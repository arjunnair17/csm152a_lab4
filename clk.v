==> flow/design.v <==
`timescale 1ns / 1ps
module clk(
 input clk_100MHz,   
   output reg clk_2Hz,     
   output reg clk_1Hz,     
   output reg clk_fast,    
   output reg clk_adjust   
    );
    reg [23:0] counter_2Hz;
    reg [24:0] counter_1Hz;
    reg [9:0] counter_fast;
    reg [22:0] counter_adjust;
    initial begin 
         clk_2Hz <= 0;
         clk_1Hz <= 0;
         clk_fast <= 0;
         clk_adjust <= 0;
     counter_2Hz <= 0;
       counter_1Hz <= 0;
       counter_fast <=0;
       counter_adjust <= 0;
    end
    always @(posedge clk_100MHz) begin
        counter_2Hz <= counter_2Hz + 1;
        counter_1Hz <= counter_1Hz + 1;
        counter_fast <= counter_fast + 1;
        counter_adjust <= counter_adjust + 1;
        if (counter_2Hz == 500000000) begin
            clk_2Hz <= ~clk_2Hz;
            counter_2Hz <= 0;
        end
        if (counter_1Hz == 100_00_000) begin
            clk_1Hz <= ~clk_1Hz;
            counter_1Hz <= 0;
        end
        if (counter_fast == 1000000) begin
            clk_fast <= ~clk_fast;
            counter_fast <= 0;
        end
        if (counter_adjust == 500000) begin
            clk_adjust <= ~clk_adjust;
            counter_adjust <= 0;
        end
    end
endmodule
# Tool chain data of clk
# Tool output for the design above, in the order of the flow.
# Lines are those of the file above, counted from 1.
# Operators carry their Yosys type and port widths (W data, S select, Z words).
# Library cell names are shortened.
# Not given: -
# design
top_module,clk
clk_port,clk_100MHz
lib,sky130hd
pvt_corner,tt_025C_1v80

# After elaboration
# Yosys after proc, flatten, opt, wreduce and memory -nomap, before mapping. Enables and synchronous resets that opt folds into registers are not counted as muxes. Memory bits, and registers merged into a memory's read port (data or address), are not among the register bits. Print and check cells are not counted. Equal cells are merged and count once.
# bits
output_inout_bits,4
memories,0
latch_bits,0
elab_cells,10
clocked_rd_ports_x_width,0
reg_bits,50
mem_bits_rw,0
inputBits,1
rom_bits,0
# op_classes
multipliers,0
n_shift,0
n_mux,0
n_logic,2
n_eq,2
n_cmp,0
reduce_and_logical,0
div_mod_pow,0
add_sub_neg,2
# ops
operator,count
$add A25 B1 Y25 const B,1
$eq A25 B24 Y1 const B,1
$add A23 B1 Y23 const B,1
$eq A23 B19 Y1 const B,1
$not A1 Y1,2

# Depth
# Longest topological path by Yosys (ltp), each cell counted once; first at word level (registers and memories cut), then after technology mapping (sequential cells cut; the memories' decode and read muxes count).
# depth
word_depth,1
abc_area,0
depth_mapped,7
depth_no_buf,6

# After synthesis
# Yosys stat after the flow's synthesis: flattened, memories mapped to cells. It holds for the ABC_AREA given above (unset counts as 0); a run with the other value may have another netlist.
# Totals and module areas in this step are rounded.
# synth_totals
flip_flops,50
sequential_area_mm2,0.00102
buffers,6
yosys_area_mm2,0.0022
mapped_cells,231
# types
cell_type,count
dfxtp_1,48
xnor2_1,31
nand4_1,15
nor2_1,24
nand3_1,16
nor4b_1,8
xor2_1,8
edfxtp_1,2
ha_1,4
inv_1,13
nand2_1,13
nor4_1,7
nor3_1,7
nand4_2,2
nor4_4,1
and3_1,3
a31o_2,2
and4_1,2
# Other cell types: 17; their cells: 25.

# Worst setup path after synthesis
# Source: OpenSTA report_checks on the synthesized netlist (no wires, ideal clock, input and output delay 20% of the period each), path of least setup slack; recovery checks are left aside. Register names are those of the netlist, which keeps one name where synthesis merged equal registers.
# synth_path
path_type,register to register
startpoint,register counter_1Hz[23]
endpoint,register clk_1Hz
path_stages,5
path_delay_ps,1740
slack_ps,1321
n_path_buf,1
period_ps,3060
required_time_ps,2751
arrival_time_ps,1431
period_less_setup_slack_ps,1739
# "path_delay_ps" = arrival - input delay + setup time.
# "path_stages": output pins that drive a net of the path, with the launching flip-flop's if there is one; two outputs of one cell count as two.
# "period_less_setup_slack_ps" is the clock period less the worst setup slack; recovery checks do not enter. This is arithmetic on one report: input and output delays are still those of the set period (20% each).
# The rows between start and end are the longest chain of elaborated cells between them; the timing report does not say that the signal goes this way. Where chains are equally long, one stands for them.
# Each line given opens the expression or statement behind the cell; cells for indexed reads and writes are added by Yosys, which also makes memories of some case tables.
# synth_between
cell_sequence,dfxtp_1 > inv_1 > or4_1 > nor4_1 > buf_2
elab_chain_len,1
# synth_lines
item,line,source
from (decl),10,reg [24:0] counter_1Hz;
from (assign),25,counter_1Hz <= counter_1Hz + 1;
from (assign),34,counter_1Hz <= 0;
$eq A25 B24 Y1,32,if (counter_1Hz == 100_00_000) begin
to (assign),33,clk_1Hz <= ~clk_1Hz;
to (decl),5,"output reg clk_1Hz,"

# Worst path after layout
# Path of least setup slack in the final report of flow run A (OpenROAD, finished layout, wires in). Where an end is a register, its clock arrival counts in the times.
# The path's times are printed in steps of 10 ps; the period is the one set.
# layout_path
path_type,register to register
startpoint,register counter_1Hz[2]
endpoint,register counter_1Hz[19]
arrival_time_ps,1810
n_path_buf,0
slack_ps,-200
period_ps,1380
path_stages,5
required_time_ps,1610
# The rows between start and end are the longest chain of elaborated cells between them; the timing report does not say that the signal goes this way. Where chains are equally long, one stands for them.
# layout_between
cell_sequence,dfxtp_4 > nand4_4 > or4_4 > or3_4 > a21oi_2
elab_chain_len,1
# layout_lines
item,line,source
from (decl),10,reg [24:0] counter_1Hz;
from (assign),25,counter_1Hz <= counter_1Hz + 1;
from (assign),34,counter_1Hz <= 0;
$add A25 B1 Y25,25,
to (assign),25,
to (assign),34,
to (decl),10,

# Record of 2 stored runs of the RTL-to-layout flow on clk, platform sky130hd. The runs are unordered. Constraints: input delay and output delay 20% of the set period each, output load 0.01 pF.
# "period_reached_ps" means the clock period less the worst setup slack. The figure is calculated, with input and output delays left at 20% of the set period.
# "critical_path_time_ps" means the part of the period allowed to the worst setup path (the constraints hold back 20% at inputs and 20% at outputs) less its slack; where the path has registers, the arrival times of their clocks count too.
# "fin_power_uw" rests on the timing tool's default activity at the inputs, not on a simulated workload.
# "critical_path_time_ps" is known to 10 ps.
# The measured numbers are rounded.
# A setting shown as . is not set for that run.
item,flow run A,flow run B
period_ns,1.38,2.39
CORE_UTILIZATION,18,70
PLACE_DENSITY,0.65,0.51
HOLD_SLACK_MARGIN,-0.05,.
ABC_AREA,0,.
GPL_TIMING_DRIVEN,1,.
CAP_MARGIN,5,40
SLEW_MARGIN,30,30
MAX_ROUTING_LAYER,met4,met4
CORE_MARGIN,2,7
CTS_CLUSTER_SIZE,.,58
period_reached_ps,1583,1925
final_setup_ws_ps,-203,465
post_route_util_pct,30.8,77.0
ws_hold_ps,457,476
tns_ps,-3660,0
die_area_mm2,0.0131,0.00491
critical_path_time_ps,1580,1920
worst_setup_path_type,register to register,register to register
fin_power_uw,2820,1220
ys_area_mm2,0.0022,0.0022
stdcell_area_mm2,0.00369,0.00233
